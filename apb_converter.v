==> flow/design.v <==
module apb_converter(
    input pclk,
    input presetn,
    input [7:0]write_addr,
    input [7:0]write_data,
    input write_req,
    output reg [7:0]pwdata,
    input pready,
    input read_req,
    input [7:0]read_addr,
    output reg [7:0]read_data,
    input  [7:0]prdata,
    output reg write_ack,
    output reg read_ack,
    output reg pwrite,
    output reg psel,
    output reg penable,
    output reg[7:0]paddr,
    output reg [1:0]stage
);
localparam IDLE = 2'b00;
localparam SETUP = 2'b01;
localparam ACCESS = 2'b10;
localparam WAIT = 2'b11;
always @(posedge pclk or negedge presetn) begin
    if(!presetn) begin
        stage <= IDLE;
        read_data <= 8'h00;
        write_ack <= 1'b0;
        read_ack <= 1'b0;
        pwrite <= 1'b0;
        psel <= 1'b0;
        penable <= 1'b0;
        pwdata <= 8'h00;
        paddr <= 8'h00;
    end
    else begin
        case(stage)
            IDLE:begin
                penable <= 0;
                psel <= 1'b0;
                pwdata <= 8'h00;
                paddr <= 8'h00;
                if(write_req || read_req) begin
                    stage <= SETUP;
                end
                else begin
                stage <= IDLE; end
            end
            SETUP:begin
                psel <= 1;
                if(write_req) begin
                    pwdata <= write_data;
                    pwrite <= 1'b1;
                    paddr <= write_addr;
                    stage <= ACCESS;
                end
                else if (read_req) begin
                    pwrite <= 0;
                    paddr <= read_addr;
                    stage <= ACCESS;
                end
            end
            ACCESS:begin
                penable <= 1;
                if(pready) begin
                    if(write_req) begin
                    write_ack <= 1'b1;
                    psel <= 0;
                    penable <= 0;
                    pwrite <= 0;
                    stage <= WAIT;
                    end
                    else if(read_req) begin
                    read_ack <= 1'b1;
                    read_data <= prdata;
                    psel <= 0;
                    penable <=0;
                    stage <= WAIT;
                    end
                end
                else begin
                    stage <= SETUP;
                end
            end
            WAIT: begin
                read_ack <= 1'b0;
                write_ack <= 1'b0;
                stage <= IDLE;
            end
      endcase
end
end
endmodule
* Step by step through the tools: apb_converter
What the tools print for apb_converter, step after step.
Line numbers count from 1 in the design file above.
Operators: Yosys type, input widths -> output width; for muxes data width and select width s.
A cell with -- has no value.
- Top :: apb_converter
- Clock input :: pclk
- Standard-cell library :: sky130hd
- Library corner :: tt_025C_1v80

* Word level
Source: Yosys, flattened and elaborated, memories not mapped. Widths are those after wreduce. Registers that Yosys merges into a memory's read port (data or address) are not register bits. Print and check cells do not count. Equal cells are merged and count once.
- Register bits :: 31
- Bits of input ports :: 37
- Output and inout port bits :: 31
- Word-level cells :: 68
- Equality and inequality tests :: 11
- Multiplexer cells :: 31
- Bitwise gates (word level) :: 1
- Reduce/logical cells :: 16
** Operators by type and width (count)
- $pmux 8 s2 :: 2
- $mux 8 :: 3
- $mux 1 :: 15
- $reduce_and 4->1 :: 3
- $ne 2x2->1 const B :: 5
- $mux 2 :: 5
- $reduce_and 3->1 :: 3
- $reduce_bool 2->1 :: 4
- $pmux 2 s4 :: 1
- $pmux 1 s2 :: 4
- $ne 3x3->1 const B :: 2
- $eq 2x2->1 const B :: 2
- $reduce_and 2->1 :: 2
- $ne 4x4->1 const B :: 1
- $reduce_bool 4->1 :: 1
- $reduce_bool 3->1 :: 1
- $pmux 1 s3 :: 1
- $eq 2x1->1 const B :: 1
- $logic_not 2->1 :: 1
- $logic_or 1x1->1 :: 1
- $not 1->1 :: 1

* Longest topological paths
Depth = most cells in a row (Yosys ltp): at word level without a register or memory, in the mapped netlist without a sequential cell, where the memories' decode and read muxes count.
- Depth in word-level cells :: 4
- ABC_AREA :: 0
- Mapped depth :: 5
- Depth with buffers taken out :: 3

* Netlist
The flow's flattened synthesis, as Yosys stat reports it; memories are mapped. The netlist is that of the ABC_AREA named above (0 if unset); the other value can give another one.
- Mapped cells :: 110
- Cell area after synthesis :: 0.0013713 mm^2
- Sequential area :: 0.0007757 mm^2
- Mapped flip-flops :: 31
- Buffers :: 8
** Cell types
- sky130_fd_sc_hd__dfrtp_1 :: count 31, area in all 775.744 um^2
- sky130_fd_sc_hd__a22o_1 :: count 15, area in all 131.376 um^2
- sky130_fd_sc_hd__mux2_2 :: count 8, area in all 90.086 um^2
- sky130_fd_sc_hd__mux2i_1 :: count 8, area in all 80.077 um^2
- sky130_fd_sc_hd__o2bb2ai_1 :: count 9, area in all 78.826 um^2
- sky130_fd_sc_hd__a21oi_1 :: count 6, area in all 30.029 um^2
- sky130_fd_sc_hd__buf_2 :: count 4, area in all 20.019 um^2
- sky130_fd_sc_hd__nand2_1 :: count 5, area in all 18.768 um^2
- sky130_fd_sc_hd__nor3b_4 :: count 1, area in all 18.768 um^2
- sky130_fd_sc_hd__a21o_1 :: count 2, area in all 15.014 um^2
- sky130_fd_sc_hd__nand3b_1 :: count 2, area in all 15.014 um^2
- sky130_fd_sc_hd__o21ai_0 :: count 3, area in all 15.014 um^2
- sky130_fd_sc_hd__a31oi_1 :: count 2, area in all 12.512 um^2
- sky130_fd_sc_hd__nor2b_1 :: count 2, area in all 12.512 um^2
- sky130_fd_sc_hd__nor2b_2 :: count 1, area in all 8.758 um^2
- sky130_fd_sc_hd__a211oi_1 :: count 1, area in all 7.507 um^2
- sky130_fd_sc_hd__buf_1 :: count 2, area in all 7.507 um^2
- sky130_fd_sc_hd__clkbuf_1 :: count 2, area in all 7.507 um^2
Not listed: further types 4, cells in them 6.

* Path before layout
Path of least setup slack by OpenSTA after synthesis, without wires, with an ideal clock, recovery checks aside; 20% of the period is set as input and as output delay. Where synthesis merged equal registers, the netlist keeps one of their names.
- Path type :: input-to-reg
- From :: input write_req
- To :: register read_data[0]
- Clock period :: 1670 ps
- External input delay :: 334 ps
- Setup time :: 125 ps
- Time at the first pin :: 334 ps
- Arrival :: 1298 ps
- Required time :: 1545 ps
- Path slack :: 247 ps
- Delay of the path :: 1089 ps
- Driving pins on the path :: 4
- Buffers on the path :: 1
- Synthesis period reached :: 1423 ps
"delay of the path" is the arrival time less input delay plus setup time.
"driving pins on the path": output pins that drive a net of the path, with the launching flip-flop's if there is one; two outputs of one cell count as two.
"synthesis period reached" = period - worst setup slack (recovery checks aside). The figure is calculated, with input and output delays left at 20% of the set period.
The rows between start and end are the longest chain of elaborated cells between them; the timing report does not say that the signal goes this way. Where chains are equally long, one stands for them.
Each line given opens the expression or statement behind the cell; cells for indexed reads and writes are added by Yosys, which also makes memories of some case tables.
- Cell sequence :: sky130_fd_sc_hd__buf_2 > sky130_fd_sc_hd__nor2b_2 > sky130_fd_sc_hd__nor3b_4 > sky130_fd_sc_hd__mux2_2
- Cells in the longest elaborated chain :: 2
- Elaborated cells between the ends (all ways) :: 2
- RTL lines with such cells :: 0
- Those cells by class :: logic (1); reduce/logical (1)
** Ends and longest elaborated chain, after synthesis
- from (decl) :: line 6 : input write_req,
- $not 1->1
- $reduce_and 4->1
- to (assign) :: line 28 : read_data <= 8'h00;
- to (assign) :: line 76 : read_data <= prdata;
- to (decl) :: line 11 : output reg [7:0]read_data,

* Timing after layout
From the final timing report of flow run A: the path of least setup slack in the routed layout; clock arrival at registers is part of the times.
The report prints the path's times to 10 ps; the period is as set.
- Path type :: reg-to-output
- From :: register paddr[2]
- To :: output paddr[2]
- Clock period :: 1970 ps
- External output delay :: 390 ps
- Time at the first pin :: 280 ps
- Arrival :: 1180 ps
- Required time :: 1580 ps
- Path slack :: 390 ps
- Driving pins on the path :: 2
- Buffers on the path :: 1
A register here has more assigning lines than the two given.
- Cell sequence :: sky130_fd_sc_hd__dfrtp_1 > sky130_fd_sc_hd__clkdlybuf4s50_1
- Cells in the longest elaborated chain :: 0
- Elaborated cells between the ends (all ways) :: 0
- RTL lines with such cells :: 0
** Ends and longest elaborated chain, after layout
- from (decl) :: line 18 : output reg[7:0]paddr,
- from (assign) :: line 55 : paddr <= write_addr;
- from (assign) :: line 60 : paddr <= read_addr;
- to (decl) :: line 18

Ticket comment

Record of 2 stored runs of the RTL-to-layout flow on apb_converter, platform sky130hd. The runs are unordered. Constraints: input delay and output delay 20% of the set period each, output load 0.01 pF.
By "clock period achieved" is meant the clock period of the run minus its worst setup slack. This is arithmetic on one report: input and output delays are still those of the set period (20% each).
"allowed time less slack (worst setup path)" is the time allowed to the run's worst setup path (the clock period less input and output delay, where it has them) less its slack. Clock arrival times count: a late capture clock shortens it, a late launch clock lengthens it.
By "power consumption" is meant OpenSTA's value without simulated activity: inputs other than the clock are taken to toggle once in ten clock periods, and the tool carries that through the logic.
"allowed time less slack (worst setup path)" is given in steps of 10 ps.

* Flow run A
** Files
==> flow/run.sh <==
#!/bin/bash
# the make line also repeats the synthesis and layout settings of config.mk as NAME=value (left out here)
make -C /OpenROAD-flow-scripts/flow DESIGN_CONFIG=/design/flow/config.mk WORK_HOME=/design/flow/orfs CLKGATE_MAP_FILE= finish
==> flow/config.mk <==
export PLATFORM = sky130hd
export DESIGN_NAME = apb_converter
export DESIGN_NICKNAME = apb_converter
export VERILOG_FILES = /design/flow/design.v
export SDC_FILE = /design/flow/constraint.sdc
export NUM_CORES = 4
export LEC_CHECK = 0
export CAP_MARGIN = 20
export CORE_ASPECT_RATIO = 1.19
export CORE_MARGIN = 2
export CORE_UTILIZATION = 22
export MIN_ROUTING_LAYER = met2
export PLACE_DENSITY_LB_ADDON = 0.04
export SETUP_SLACK_MARGIN = 0.35
export SLEW_MARGIN = 20
==> flow/constraint.sdc <==
create_clock -name core_clock -period 1.97 [get_ports {pclk}]
set_input_delay 0.3940 -clock core_clock [delete_from_list [all_inputs] [get_ports {pclk}]]
set_output_delay 0.3940 -clock core_clock [all_outputs]
set_load 0.01 [all_outputs]
** Results
- Final design utilization :: 0.388
- Clock period achieved :: 1575 ps
- Power consumption :: 0.003008 W
- Synthesis area :: 0.0013713 mm^2
- Total negative setup slack :: 0 ps
- Full die area :: 0.0068833 mm^2
- Worst setup slack after layout :: 395 ps
- Allowed time less slack (worst setup path) :: 1180 ps
- Type of the worst setup path :: reg-to-output

* Flow run B
** Files
==> flow/run.sh <==
#!/bin/bash
# the make line also repeats the synthesis and layout settings of config.mk as NAME=value (left out here)
make -C /OpenROAD-flow-scripts/flow DESIGN_CONFIG=/design/flow/config.mk WORK_HOME=/design/flow/orfs CLKGATE_MAP_FILE= finish
==> flow/config.mk <==
export PLATFORM = sky130hd
export DESIGN_NAME = apb_converter
export DESIGN_NICKNAME = apb_converter
export VERILOG_FILES = /design/flow/design.v
export SDC_FILE = /design/flow/constraint.sdc
export NUM_CORES = 4
export LEC_CHECK = 0
export CAP_MARGIN = 20
export CORE_MARGIN = 2
export CORE_UTILIZATION = 40
export SLEW_MARGIN = 20
==> flow/constraint.sdc <==
create_clock -name core_clock -period 1.06 [get_ports {pclk}]
set_input_delay 0.2120 -clock core_clock [delete_from_list [all_inputs] [get_ports {pclk}]]
set_output_delay 0.2120 -clock core_clock [all_outputs]
set_load 0.01 [all_outputs]
** Results
- Full die area :: 0.0039125 mm^2
- Clock period achieved :: 1346 ps
- Final design utilization :: 0.801
- Worst setup slack after layout :: -286 ps
- Allowed time less slack (worst setup path) :: 1130 ps
- Type of the worst setup path :: input-to-reg
- Total negative setup slack :: -6343 ps
- Synthesis area :: 0.0013713 mm^2
- Power consumption :: 0.007015 W
