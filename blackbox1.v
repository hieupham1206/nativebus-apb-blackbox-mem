==> flow/design.v <==
module blackbox1(
    input clk,
    input resetn,
    input [7:0]pwdata,
    input pwrite,
    input psel,
    input penable,
    input [7:0]paddr,
    input [7:0]data_out,
    input ready,
    output reg [7:0]prdata,
    output reg pready,
    output reg cs,
    output reg we,
    output reg re,
    output [7:0]addr,
    output reg [7:0]data_in,
    output reg [1:0]stage
);
localparam IDLE 		= 2'b00;
localparam WRITE 		= 2'b01;
localparam READ 		= 2'b10;
localparam FINISH 		= 2'b11;
assign addr = paddr;
always @(posedge clk) begin
    if(!resetn) begin
			stage	<= IDLE;
			pready	<= 1'b0;
			prdata	<= {8{1'b0}};
            cs <= 0;
            we <=0;
            re <=0;
		end
    else begin
        case(stage)
        IDLE: begin
            pready	<= 1'b0;
            cs <= 0;
            we <=0;
            re <=0;
            if(psel && penable && pwrite) begin
                stage <= WRITE;
            end
            else if(psel && penable && !pwrite) begin
                stage <= READ;
            end
        end
        WRITE: begin
            pready <= 1'b0;
            cs <= 1'b1;
            we <= 1'b1;
            data_in <= pwdata;
            if(ready) begin
                cs <= 0;
                we <= 0;
                pready <= 1'b1;
                stage <= FINISH;
            end
            else begin
                stage <= WRITE;
            end
        end
        READ: begin
            pready <= 1'b0; 
            cs <= 1'b1;
            re <= 1'b1;
            prdata <= data_out;
            if(ready) begin
                cs <=0;
                re <=0;
                pready <= 1'b1;
                stage <= FINISH;
            end
            else begin
                stage <= READ;
            end
        end
        FINISH: begin
            pready <= 1'b0;
            stage <= IDLE;
        end        
    endcase
    end
end
endmodule
# From RTL to reports: blackbox1
# The steps from the RTL of blackbox1 to its reports follow in flow order.
# Line numbers count from 1 in the design file above.
# A cell with -- has no value.
[setup]
top = "blackbox1"
clock_port = "clk"
lib = "sky130hd"
lib_corner = "tt_025C_1v80"

# Elaborated design
# Source: Yosys, flattened and elaborated, memories not mapped. Widths are those after wreduce. Registers that Yosys merges into a memory's read port (data or address) are not register bits. Print and check cells do not count.
[word_totals]
ff_bits = 22
elab_cells = 35
[op_classes]
n_eq = 4
mux = 11
reduce_logical = 13
[op_table]
columns = ["op", "count"]
rows = [
  ["case mux 2 bit (select 4 bit)", 1],
  ["case mux 1 bit (select 2 bit)", 4],
  ["2-to-1 mux 2 bit", 3],
  ["== test 2 bit (second input constant)", 2],
  ["AND reduction 2 bit", 2],
  ["nonzero test 2 bit", 2],
  ["OR reduction 2 bit", 2],
  ["nonzero test 4 bit", 1],
  ["logical AND 1 bit", 3],
  ["inequality test 3 bit (second input constant)", 1],
  ["nonzero test 3 bit", 1],
  ["2-to-1 mux 1 bit", 3],
  ["== test 2 x 1 -> 1 bit (second input constant)", 1],
  ["logical NOT 2 bit", 1],
  ["logical NOT 1 bit", 1],
]

# Depth
# Depth = most cells in a row (Yosys ltp): at word level without a register or memory, in the mapped netlist without a sequential cell, where the memories' decode and read muxes count.
[depth]
ltp_word = 5
ABC_AREA = 0
depth_mapped = 6
ltp_nobuf = 5

# Synthesis result
# Yosys stat after the flow's synthesis: flattened, memories mapped to cells. It holds for the ABC_AREA given above (unset counts as 0); a run with the other value may have another netlist.
# The area totals of this step are shown rounded.
[types]
columns = ["type", "count", "area_total_um2"]
rows = [
  ["sky130_fd_sc_hd__dfxtp_1", 14, 280.269],
  ["sky130_fd_sc_hd__edfxtp_1", 8, 240.23],
  ["sky130_fd_sc_hd__ha_1", 7, 87.584],
  ["sky130_fd_sc_hd__mux2i_1", 8, 80.077],
  ["sky130_fd_sc_hd__buf_4", 8, 60.058],
  ["sky130_fd_sc_hd__nor2_1", 11, 41.29],
  ["sky130_fd_sc_hd__a21oi_1", 4, 20.019],
  ["sky130_fd_sc_hd__or3b_1", 2, 17.517],
  ["sky130_fd_sc_hd__a221oi_2", 1, 15.014],
  ["sky130_fd_sc_hd__nor4_2", 1, 12.512],
  ["sky130_fd_sc_hd__a21boi_2", 1, 11.261],
  ["sky130_fd_sc_hd__inv_1", 3, 11.261],
  ["sky130_fd_sc_hd__nand2_1", 3, 11.261],
  ["sky130_fd_sc_hd__a22o_2", 1, 10.01],
  ["sky130_fd_sc_hd__a211o_1", 1, 8.758],
  ["sky130_fd_sc_hd__nor4b_1", 1, 8.758],
  ["sky130_fd_sc_hd__a211oi_1", 1, 7.507],
  ["sky130_fd_sc_hd__nor3b_1", 1, 7.507],
]
# Other cell types: 7; their cells: 7.
[synth_totals]
stdcells = 83
yosys_area_um2 = 969.7
seq_area_um2 = 520.5
flip_flops = 22

# Timing after synthesis
# OpenSTA on the mapped netlist: ideal clock, no wires. The path of least setup slack (recovery checks aside). Input and output delay are each 20% of the period. Register names are those of the netlist, which keeps one name where synthesis merged equal registers.
[synth_path]
kind = "register to register"
startpoint = "register stage[0]"
endpoint = "register stage[1]"
period_ns = 2.24
setup_time_ns = 0.086
t_arrival_ns = 1.535
required_ns = 2.154
slack_ns = 0.618
path_delay_ns = 1.621
driving_pins = 6
synth_period_reached_ns = 1.622
# "path_delay_ns" is the arrival time less input delay plus setup time.
# "driving_pins": output pins that drive a net of the path, with the launching flip-flop's if there is one; two outputs of one cell count as two.
# "synth_period_reached_ns" = period - worst setup slack (recovery checks aside). The figure is calculated, with input and output delays left at 20% of the set period.
# Between the ends stands the longest chain of elaborated cells between them, by number of cells; it is not shown to be the way that was timed. Of several equally long chains one is given.
# Each line given opens the expression or statement behind the cell; cells for indexed reads and writes are added by Yosys, which also makes memories of some case tables.
# At most two assigning lines are given for a register; there are more.
[synth_between]
cell_sequence = "sky130_fd_sc_hd__dfxtp_1 -> sky130_fd_sc_hd__inv_1 -> sky130_fd_sc_hd__ha_1 -> sky130_fd_sc_hd__nor4_2 -> sky130_fd_sc_hd__a211oi_1 -> sky130_fd_sc_hd__a221oi_2"
elab_chain_cells = 3
cells_between = 8
lines_between = 1
cone_classes = "eq/ne: 4; mux: 1; reduce/logical: 3"
[synth_lines]
columns = ["item", "line_no", "source"]
rows = [
  ["start, declared", 18, "output reg [1:0]stage"],
  ["start, assigned", 27, "stage <= IDLE;"],
  ["start, assigned", 42, "stage <= WRITE;"],
  ["== test 2 bit", 35, "case(stage)"],
  ["nonzero test 4 bit", "--", ""],
  ["AND reduction 2 bit", "--", ""],
  ["end, assigned", 27, ""],
  ["end, assigned", 42, ""],
  ["end, declared", 18, ""],
]

# Timing after layout
# Path of least setup slack in the final report of flow run A (OpenROAD, finished layout, wires in). Where an end is a register, its clock arrival counts in the times.
[layout_path]
kind = "register to register"
startpoint = "register stage[0]"
endpoint = "register stage[1]"
period_ns = 2.67
setup_time_ns = 0.08
t_arrival_ns = 2.27
required_ns = 2.91
slack_ns = 0.65
driving_pins = 6
# Between the ends stands the longest chain of elaborated cells between them, by number of cells; it is not shown to be the way that was timed. Of several equally long chains one is given.
# At most two assigning lines are given for a register; there are more.
[layout_between]
cell_sequence = "sky130_fd_sc_hd__dfxtp_1 -> sky130_fd_sc_hd__inv_1 -> sky130_fd_sc_hd__ha_1 -> sky130_fd_sc_hd__nor4_2 -> sky130_fd_sc_hd__a211oi_1 -> sky130_fd_sc_hd__a221oi_2"
elab_chain_cells = 3
cells_between = 8
lines_between = 1
cone_classes = "eq/ne: 4; mux: 1; reduce/logical: 3"
[layout_lines]
columns = ["item", "line_no", "source"]
rows = [
  ["start, declared", 18, "output reg [1:0]stage"],
  ["start, assigned", 27, "stage <= IDLE;"],
  ["start, assigned", 42, "stage <= WRITE;"],
  ["== test 2 bit", 35, "case(stage)"],
  ["nonzero test 4 bit", "--", ""],
  ["AND reduction 2 bit", "--", ""],
  ["end, assigned", 27, ""],
  ["end, assigned", 42, ""],
  ["end, declared", 18, ""],
]

# Module blackbox1, platform sky130hd: 2 stored runs of the flow (Yosys, OpenROAD) with differing settings, in no particular order. Input and output delays are each 20% of the period that was set; the output load is 0.01 pF.
# "achievedPeriod_ns" means the clock period less the worst setup slack. The figure is calculated, with input and output delays left at 20% of the set period.
# "worst_setup_path_time_ns" = time allowed to the worst setup path (clock period - input delay - output delay, where it has them) - its slack; a late launch clock adds to it, a late capture clock takes from it.
# By "fin_power_w" is meant OpenSTA's value without simulated activity: inputs other than the clock are taken to toggle once in ten clock periods, and the tool carries that through the logic.
# The measured numbers are rounded.

[[run]]
name = "flow run A"
[run.settings]
period_ns = 2.67
CORE_UTILIZATION = 39
CORE_MARGIN = 3
CELL_PAD_IN_SITES_GLOBAL_PLACEMENT = 2
CELL_PAD_IN_SITES_DETAIL_PLACEMENT = 2
TNS_END_PERCENT = 35
CAP_MARGIN = 35
SLEW_MARGIN = 35
MAX_ROUTING_LAYER = "met4"
[run.results]
worst_hold_slack_ns = 0.502
achievedPeriod_ns = 2.024
synthArea_um2 = 969.7
setup_ws_ns = 0.646
total_negative_slack_ns = 0.000
fin_power_w = 0.001283
worst_setup_path_time_ns = 2.02
path_kind = "register to register"
final_util_pct = 61.6
cell_area_final_um2 = 1403
die_um2 = 3121

[[run]]
name = "flow run B"
[run.settings]
period_ns = 1.18
CORE_UTILIZATION = 27
PLACE_DENSITY = 0.42
HOLD_SLACK_MARGIN = -0.08
CELL_PAD_IN_SITES_GLOBAL_PLACEMENT = 3
CELL_PAD_IN_SITES_DETAIL_PLACEMENT = 1
GPL_TIMING_DRIVEN = 0
CTS_CLUSTER_SIZE = 21
CTS_CLUSTER_DIAMETER = 187
SLEW_MARGIN = 30
MIN_ROUTING_LAYER = "met2"
MAX_ROUTING_LAYER = "met5"
CAP_MARGIN = 20
CORE_MARGIN = 2
[run.results]
worst_hold_slack_ns = 0.463
achievedPeriod_ns = 1.431
synthArea_um2 = 969.7
setup_ws_ns = -0.251
total_negative_slack_ns = -2.433
fin_power_w = 0.003441
worst_setup_path_time_ns = 1.43
path_kind = "register to register"
final_util_pct = 51.6
cell_area_final_um2 = 1750
die_um2 = 4087
